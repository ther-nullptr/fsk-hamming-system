==> flow/design.v <==
module CodeReceiver
(
  input        clock,
  input        reset,
  input        io_input,
  output reg [7:0] io_output
);
  reg [2:0] countReg;
  reg [7:0] dataReg;
  reg [7:0] dataRegBuffer;  
  reg dataFull;
  initial begin
    countReg <= 3'h0;
    dataReg <= 8'h00;
    dataRegBuffer <= 8'h00;
    dataFull <= 1'b1;
  end
  always @(posedge clock) begin
    if (reset) begin
      countReg <= 3'h0;
      dataReg <= 8'h00;
      dataRegBuffer <= 8'h00;
      dataFull <= 1'b1;
    end
    else begin
      if (dataFull) begin 
        io_output <= dataRegBuffer;  
        if (io_input) begin  
		  dataFull <= 0;
          dataReg <= 8'h00;
        end
      end
      else begin
      countReg <= countReg + 1;
      if (countReg < 3'h7) begin
        dataReg <= (dataReg << 1);
        dataReg[0] <= io_input;
        dataFull <= 0;
        io_output <= dataRegBuffer;
      end
      else begin
        countReg <= 3'h0;  
        io_output <= dataReg;
        dataRegBuffer <= dataReg;
        if (io_input) begin  
		      dataFull <= 0;
          dataReg <= 8'h00;
        end
        else begin  
          dataFull <= 1;
        end
      end
      end
    end
  end
endmodule
# Step by step through the tools: CodeReceiver
# The steps from the RTL of CodeReceiver to its reports follow in flow order.
# Line numbers count from 1 in the design file above.
# Cell names lack the library's common part.
inputs:
  top_module: "CodeReceiver"
  clock: "clock"
  library: "sky130hd"
  corner: "tt_025C_1v80"

# Word-level counts
# Yosys after proc, flatten, opt, wreduce and memory -nomap, before mapping. Enables and synchronous resets that opt folds into registers are not counted as muxes. Memory bits, and registers merged into a memory's read port (data or address), are not among the register bits. Print and check cells are not counted. Equal cells are merged and count once.
bits:
  reg_bits: 28
  latchBits: 0
  mem_bits_rw: 0
  romBits: 0
  clocked_rd_ports_x_width: 0
  mem_count: 0
  output_inout_bits: 8
  wordCells: 20
classes:
  addsub: 1
  multipliers: 0
  div_mod_pow: 0
  cmp: 1
  n_eq: 0
  n_shift: 0
  muxes: 12
  n_logic: 0
  n_reduce_logical: 0
op_table:
  columns: ["cell", "count"]
  rows:
  - ["7-bit 2-to-1 mux", 3]
  - ["8-bit 2-to-1 mux", 2]
  - ["1-bit 2-to-1 mux", 6]
  - ["3-bit by 1-bit adder with 3-bit output with constant B", 1]
  - ["3-bit less-than comparator with constant B", 1]
  - ["3-bit 2-to-1 mux", 1]

# Longest topological paths
# Depth = most cells in a row (Yosys ltp): at word level without a register or memory, in the mapped netlist without a sequential cell, where the memories' decode and read muxes count.
depth:
  depth_word: 3
  ABC_AREA: 0
  depth_mapped: 4
  ltp_nobuf: 4

# Netlist
# The flow's flattened synthesis, as Yosys stat reports it; memories are mapped. The netlist is that of the ABC_AREA named above (0 if unset); the other value can give another one.
synth_totals:
  cell_count: 84
  area_um2: 1047.3
  sequential_area_um2: 640.6
  flip_flops: 28
  n_buf: 3
types:
  columns: ["type", "count"]
  rows:
  - ["dfxtp_1", 20]
  - ["edfxtp_1", 8]
  - ["mux2_2", 7]
  - ["nand3b_1", 8]
  - ["and2_1", 8]
  - ["a21oi_1", 8]
  - ["nand2_1", 8]
  - ["nand4b_4", 1]
  - ["mux2_4", 1]
  - ["a31oi_2", 1]
  - ["ha_1", 1]
  - ["buf_6", 1]
  - ["mux2i_1", 1]
  - ["a31o_2", 1]
  - ["xnor2_1", 1]
  - ["xor2_1", 1]
  - ["clkbuf_1", 2]
  - ["nor2_1", 2]
# Not listed: further types 4, cells in them 4.

# Timing after synthesis
# Source: OpenSTA report_checks on the synthesized netlist (no wires, ideal clock, input and output delay 20% of the period each), path of least setup slack; recovery checks are left aside. Register names are those of the netlist, which keeps one name where synthesis merged equal registers.
synth_path:
  kind: "reg2reg"
  start: "reg dataFull"
  end: "reg io_output[0]"
  clock_period_ns: 1.79
  launch_ns: 0.000
  t_arrival_ns: 0.959
  path_slack_ns: 0.569
  delay_ns: 1.221
  stages: 4
  n_path_buf: 1
  period_less_setup_slack_ns: 1.221
# "delay_ns" = arrival - input delay + setup time.
# "stages": output pins that drive a net of the path, with the launching flip-flop's if there is one; two outputs of one cell count as two.
# "period_less_setup_slack_ns" = period - worst setup slack (recovery checks aside). The figure is calculated, with input and output delays left at 20% of the set period.
# The rows between start and end are the longest chain of elaborated cells between them; the timing report does not say that the signal goes this way. Where chains are equally long, one stands for them.
# A line is the first line of the expression or statement that the cell stems from. Yosys adds cells for indexed reads and writes and turns some case tables into memories.
# At most two assigning lines are given for a register; there are more.
synth_via:
  path_cell_list: "dfxtp_1 buf_6 nand4b_4 mux2_4"
  elab_chain_len: 1
  cells_between: 1
synth_rtl:
  columns: ["item", "line", "rtl"]
  rows:
  - ["start, declared", 11, "reg dataFull;"]
  - ["start, assigned", 23, "dataFull <= 1'b1;"]
  - ["start, assigned", 29, "dataFull <= 0;"]
  - ["8-bit 2-to-1 mux", 26, "if (dataFull) begin"]
  - ["end, assigned", 27, "io_output <= dataRegBuffer;"]
  - ["end, assigned", 39, "io_output <= dataRegBuffer;"]
  - ["end, declared", 6, "output reg [7:0] io_output"]

# Worst path after layout
# From the final timing report of stored run 1: the path of least setup slack in the routed layout; clock arrival at registers is part of the times.
layout_path:
  kind: "reg2out"
  start: "reg io_output[6]"
  end: "out io_output[6]"
  clock_period_ns: 2.51
  launch_ns: 0.33
  t_arrival_ns: 1.22
  path_slack_ns: 0.78
  stages: 2
  n_path_buf: 1
# At most two assigning lines are given for a register; there are more.
layout_via:
  path_cell_list: "edfxtp_1 clkdlybuf4s50_1"
  elab_chain_len: 0
  cells_between: 0
layout_rtl:
  columns: ["item", "line", "rtl"]
  rows:
  - ["start, declared", 6, "output reg [7:0] io_output"]
  - ["start, assigned", 27, "io_output <= dataRegBuffer;"]
  - ["start, assigned", 39, "io_output <= dataRegBuffer;"]
  - ["end, declared", 6, null]

Appendix: measured runs

Top module CodeReceiver; platform sky130hd; tools Yosys and OpenROAD; 2 stored runs in no particular order. Input and output delays are each 20% of the period that was set; the output load is 0.01 pF.
"period_reached_ns" means the clock period less the worst setup slack. The figure is calculated, with input and output delays left at 20% of the set period.
"worst_path_allowed_less_slack_ns" means the part of the period allowed to the worst setup path (the constraints hold back 20% at inputs and 20% at outputs) less its slack; where the path has registers, the arrival times of their clocks count too.
"final_power_mw": no workload was simulated; the value follows from the tool's default switching activity.

--- stored run 1 ---
==> flow/run.sh <==
#!/bin/bash
# the make line also repeats the synthesis and layout settings of config.mk as NAME=value (left out here)
make -C /OpenROAD-flow-scripts/flow DESIGN_CONFIG=/design/flow/config.mk WORK_HOME=/design/flow/orfs CLKGATE_MAP_FILE= finish
==> flow/config.mk <==
export PLATFORM = sky130hd
export DESIGN_NAME = CodeReceiver
export DESIGN_NICKNAME = CodeReceiver
export VERILOG_FILES = /design/flow/design.v
export SDC_FILE = /design/flow/constraint.sdc
export NUM_CORES = 4
export LEC_CHECK = 0
export CAP_MARGIN = 20
export CORE_MARGIN = 2
export CORE_UTILIZATION = 40
export SLEW_MARGIN = 20
==> flow/constraint.sdc <==
create_clock -name core_clock -period 2.51 [get_ports {clock}]
set_input_delay 0.5020 -clock core_clock [delete_from_list [all_inputs] [get_ports {clock}]]
set_output_delay 0.5020 -clock core_clock [all_outputs]
set_load 0.01 [all_outputs]

==> results, as YAML <==
results:
  synthArea_um2: 1047.3
  design.die.area_um2: 3043.2
  stdcell_area_um2: 1218.7
  finish.utilization_pct: 49.2
  worstSetupSlack_ns: 0.785
  setup_tns_ns: 0.000
  holdWs_ns: 0.490
  final_power_mw: 0.8204
  period_reached_ns: 1.725
  worst_path_allowed_less_slack_ns: 1.22
  critical_path_type: "reg2out"

--- stored run 2 ---
==> flow/run.sh <==
#!/bin/bash
# the make line also repeats the synthesis and layout settings of config.mk as NAME=value (left out here)
make -C /OpenROAD-flow-scripts/flow DESIGN_CONFIG=/design/flow/config.mk WORK_HOME=/design/flow/orfs CLKGATE_MAP_FILE= finish
==> flow/config.mk <==
export PLATFORM = sky130hd
export DESIGN_NAME = CodeReceiver
export DESIGN_NICKNAME = CodeReceiver
export VERILOG_FILES = /design/flow/design.v
export SDC_FILE = /design/flow/constraint.sdc
export NUM_CORES = 4
export LEC_CHECK = 0
export CAP_MARGIN = 30
export CELL_PAD_IN_SITES_GLOBAL_PLACEMENT = 3
export CORE_MARGIN = 2
export CORE_UTILIZATION = 27
export CTS_CLUSTER_DIAMETER = 139
export GPL_ROUTABILITY_DRIVEN = 0
export MIN_ROUTING_LAYER = met1
export PLACE_DENSITY_LB_ADDON = 0.26
export SETUP_SLACK_MARGIN = -0.06
export SLEW_MARGIN = 20
export TNS_END_PERCENT = 20
==> flow/constraint.sdc <==
create_clock -name core_clock -period 1.41 [get_ports {clock}]
set_input_delay 0.2820 -clock core_clock [delete_from_list [all_inputs] [get_ports {clock}]]
set_output_delay 0.2820 -clock core_clock [all_outputs]
set_load 0.01 [all_outputs]

==> results, as YAML <==
results:
  synthArea_um2: 1047.3
  design.die.area_um2: 4393.0
  stdcell_area_um2: 1317.5
  finish.utilization_pct: 35.7
  worstSetupSlack_ns: -0.005
  setup_tns_ns: -0.008
  holdWs_ns: 0.480
  final_power_mw: 1.584
  period_reached_ns: 1.415
  worst_path_allowed_less_slack_ns: 1.13
  critical_path_type: "reg2out"
