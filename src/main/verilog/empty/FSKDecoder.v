==> flow/design.v <==
module FSKDecoder(
  input   clock,
  input   reset,
  input   io_input,
  output  io_output
);
  reg  prev;  
  reg [8:0] in_cnt;  
  reg [11:0] clk_cnt;  
  wire [8:0] _in_cnt_T_1 = in_cnt + 9'h1;  
  wire  _GEN_1 = in_cnt < 9'h8 ? 1'h0 : 1'h1;  
  wire [11:0] _clk_cnt_T_1 = clk_cnt + 12'h1;  
  reg  io_output_REG;  
  assign io_output = clk_cnt >= 12'h20 ? _GEN_1 : io_output_REG;  
  always @(posedge clock) begin
    if (reset) begin  
      prev <= 1'h0;  
    end else begin
      prev <= io_input;  
    end
    if (reset) begin  
      in_cnt <= 9'h0;  
    end else if (clk_cnt >= 12'h20) begin  
      in_cnt <= 9'h0;  
    end else if (~prev & io_input) begin  
      in_cnt <= _in_cnt_T_1;  
    end
    if (reset) begin  
      clk_cnt <= 12'h0;  
    end else if (clk_cnt >= 12'h20) begin  
      clk_cnt <= 12'h0;  
    end else begin
      clk_cnt <= _clk_cnt_T_1;  
    end
    io_output_REG <= io_output;  
  end
endmodule
==> Step by step through the tools: FSKDecoder <==
What the tools print for FSKDecoder, step after step.
Line numbers count from 1 in the design file above.
Operators: Yosys type, input widths -> output width; for muxes data width and select width s.
Library cell names are shortened.
{ "setup": {"top": "FSKDecoder", "clock_port": "clock", "library": "sky130hd", "pvt_corner": "tt_025C_1v80"} }

==> Word level <==
Yosys after proc, flatten, opt, wreduce and memory -nomap, before mapping. Enables and synchronous resets that opt folds into registers are not counted as muxes. Memory bits, and registers merged into a memory's read port (data or address), are not among the register bits. Print and check cells are not counted. Equal cells are merged and count once.
{ "bits": {"mem_bits_ro": 0, "latch_bits": 0, "ff_bits": 23, "clocked_rd_ports_x_width": 0, "ram_bits": 0, "wordCells": 13, "mem_count": 0} }
{ "classes": {"div": 0, "reduce_and_logical": 1, "n_cmp": 2, "n_eq": 0, "n_addsub": 2, "n_shift": 0, "logic": 2, "multipliers": 0, "n_mux": 2} }
{ "op_table": {"columns": ["cell", "count"], "rows": [
  ["$add 12x1->12 const B", 1],
  ["$ge 12x6->1 const B", 1],
  ["$add 9x1->9 const B", 1],
  ["$lt 9x4->1 const B", 1],
  ["$reduce_or 2->1", 1],
  ["$mux 1", 2],
  ["$and 1x1->1", 1],
  ["$not 1->1", 1]
]} }

==> Longest topological paths <==
Depth = most cells in a row (Yosys ltp): at word level without a register or memory, in the mapped netlist without a sequential cell, where the memories' decode and read muxes count.
{ "depth": {"ltp_word": 3, "abc_area": 0, "mapped_depth": 4, "depth_no_buf": 4} }

==> After synthesis <==
Yosys stat after the flow's synthesis: flattened, memories mapped to cells. It holds for the ABC_AREA given above (unset counts as 0); a run with the other value may have another netlist.
The area totals of this step are shown rounded.
{ "by_type": {"columns": ["cell_type", "count", "type_area_um2"], "rows": [
  ["dfxtp_1", 23, 460.442],
  ["ha_1", 3, 37.536],
  ["xnor2_1", 4, 35.034],
  ["a21oi_1", 6, 30.029],
  ["nor2_1", 8, 30.029],
  ["or3_1", 4, 25.024],
  ["o21ai_0", 4, 20.019],
  ["inv_1", 5, 18.768],
  ["nand4b_1", 2, 17.517],
  ["a2111oi_2", 1, 15.014],
  ["o31ai_1", 2, 15.014],
  ["or4_1", 2, 15.014],
  ["a31oi_1", 2, 12.512],
  ["and3_1", 2, 12.512],
  ["nand4_2", 1, 12.512],
  ["nor2b_1", 2, 12.512],
  ["nor4_2", 1, 12.512],
  ["or4_4", 1, 11.261]
]} }
Other cell types: 9; their cells: 11.
{ "mapped": {"yosys_area_um2": 857.1, "mapped_cells": 84, "ff_cells": 23} }

==> Worst setup path after synthesis <==
Source: OpenSTA report_checks on the synthesized netlist (no wires, ideal clock, input and output delay 20% of the period each), path of least setup slack; recovery checks are left aside. Register names are those of the netlist, which keeps one name where synthesis merged equal registers.
{ "synth_path": {"path_type": "reg-to-output", "startpoint": "register in_cnt[5]", "endpoint": "output port io_output", "slack_ps": -94, "delay_ps": 1278, "output_delay_ps": 296, "launch_ps": 0, "driving_pins": 4, "arrival_ps": 1278, "path_buffers": 0, "t_required_ps": 1184, "period_ps": 1480, "period_less_setup_slack_ps": 1574} }
"delay_ps" = arrival - input delay + setup time.
At an output port there is no setup time.
"driving_pins": output pins that drive a net of the path, with the launching flip-flop's if there is one; two outputs of one cell count as two.
"period_less_setup_slack_ps" = period - worst setup slack (recovery checks aside). The figure is calculated, with input and output delays left at 20% of the set period.
Between the ends stands the longest chain of elaborated cells between them, by number of cells; it is not shown to be the way that was timed. Of several equally long chains one is given.
A line is the first line of the expression or statement that the cell stems from. Yosys adds cells for indexed reads and writes and turns some case tables into memories.
A register here has more assigning lines than the two given.
{ "synth_via": {"path_cell_list": "dfxtp_1 -> or4_4 -> a2111oi_2 -> a31oi_1", "elab_chain_cells": 3, "cone_cells": 3, "lines_between": 2} }
{ "synth_lines": {"columns": ["item", "line_no", "text"], "rows": [
  ["start: declaration", 8, "reg [8:0] in_cnt;"],
  ["start: assignment", 22, "in_cnt <= 9'h0;"],
  ["start: assignment", 26, "in_cnt <= _in_cnt_T_1;"],
  ["$lt 9x4->1", 11, "wire  _GEN_1 = in_cnt < 9'h8 ? 1'h0 : 1'h1;"],
  ["$mux 1", 11, null],
  ["$mux 1", 14, "assign io_output = clk_cnt >= 12'h20 ? _GEN_1 : io_output_REG;"],
  ["end: declaration", 5, "output  io_output"]
]} }

==> Path in the finished layout <==
From the final timing report of stored run 1: the path of least setup slack in the routed layout; clock arrival at registers is part of the times.
The report prints the path's times to 10 ps; the period is as set.
{ "layout_path": {"path_type": "reg-to-output", "startpoint": "register in_cnt[6]", "endpoint": "output port io_output", "driving_pins": 5, "t_required_ps": 1250, "path_buffers": 1, "slack_ps": -350, "period_ps": 1560, "arrival_ps": 1600, "launch_ps": 320, "output_delay_ps": 310} }
Between the ends stands the longest chain of elaborated cells between them, by number of cells; it is not shown to be the way that was timed. Of several equally long chains one is given.
A register here has more assigning lines than the two given.
{ "layout_via": {"path_cell_list": "dfxtp_2 -> or4_4 -> a2111oi_4 -> a31oi_2 -> buf_2", "elab_chain_cells": 3, "cone_cells": 3, "lines_between": 2} }
{ "layout_lines": {"columns": ["item", "line_no", "text"], "rows": [
  ["start: declaration", 8, "reg [8:0] in_cnt;"],
  ["start: assignment", 22, "in_cnt <= 9'h0;"],
  ["start: assignment", 26, "in_cnt <= _in_cnt_T_1;"],
  ["$lt 9x4->1", 11, "wire  _GEN_1 = in_cnt < 9'h8 ? 1'h0 : 1'h1;"],
  ["$mux 1", 11, null],
  ["$mux 1", 14, "assign io_output = clk_cnt >= 12'h20 ? _GEN_1 : io_output_REG;"],
  ["end: declaration", 5, "output  io_output"]
]} }

FLOW RESULTS
============

Flow measurements of FSKDecoder on sky130hd: 2 stored runs with different settings, listed in no order. Input and output delays are each 20% of the period that was set; the output load is 0.01 pF.
"period_less_ws_ps" = clock period - worst setup slack. The figure is calculated, with input and output delays left at 20% of the set period.
"worst_setup_path_time_ps" means the part of the period allowed to the worst setup path (the constraints hold back 20% at inputs and 20% at outputs) less its slack; where the path has registers, the arrival times of their clocks count too.
"final_power_uw": no workload was simulated; the value follows from the tool's default switching activity.
"worst_setup_path_time_ps" is known to 10 ps.
The results are shown rounded.
[
  {
    "run": "stored run 1",
    "settings": { "period_ns": 1.56, "CORE_UTILIZATION": 57, "SETUP_SLACK_MARGIN": 0.12, "PLACE_DENSITY_LB_ADDON": 0.26, "CORE_ASPECT_RATIO": 0.63, "GPL_TIMING_DRIVEN": 1, "GPL_ROUTABILITY_DRIVEN": 1, "CAP_MARGIN": 25, "CORE_MARGIN": 2, "SLEW_MARGIN": 20 },
    "results": { "synth_chip_area_um2": 857.1, "fin_hold_ws_ps": 364, "worst_setup_path_time_ps": 1600, "critical_path_type": "reg-to-output", "final_power_uw": 902.1, "post_route_stdcell_area_um2": 1082, "design.die.area_um2": 1838, "fin_util_pct": 74.9, "period_less_ws_ps": 1912, "ws_setup_ps": -352, "setupTns_ps": -352 }
  },
  {
    "run": "stored run 2",
    "settings": { "period_ns": 1.43, "CORE_UTILIZATION": 63, "PLACE_DENSITY_LB_ADDON": 0.28, "CELL_PAD_IN_SITES_GLOBAL_PLACEMENT": 0, "CELL_PAD_IN_SITES_DETAIL_PLACEMENT": 2, "ABC_AREA": 1, "GPL_ROUTABILITY_DRIVEN": 0, "CTS_CLUSTER_DIAMETER": 39, "CAP_MARGIN": 20, "CORE_MARGIN": 2, "SLEW_MARGIN": 20 },
    "outcome": "stopped before the end: placement reported DPL-0033"
  }
]
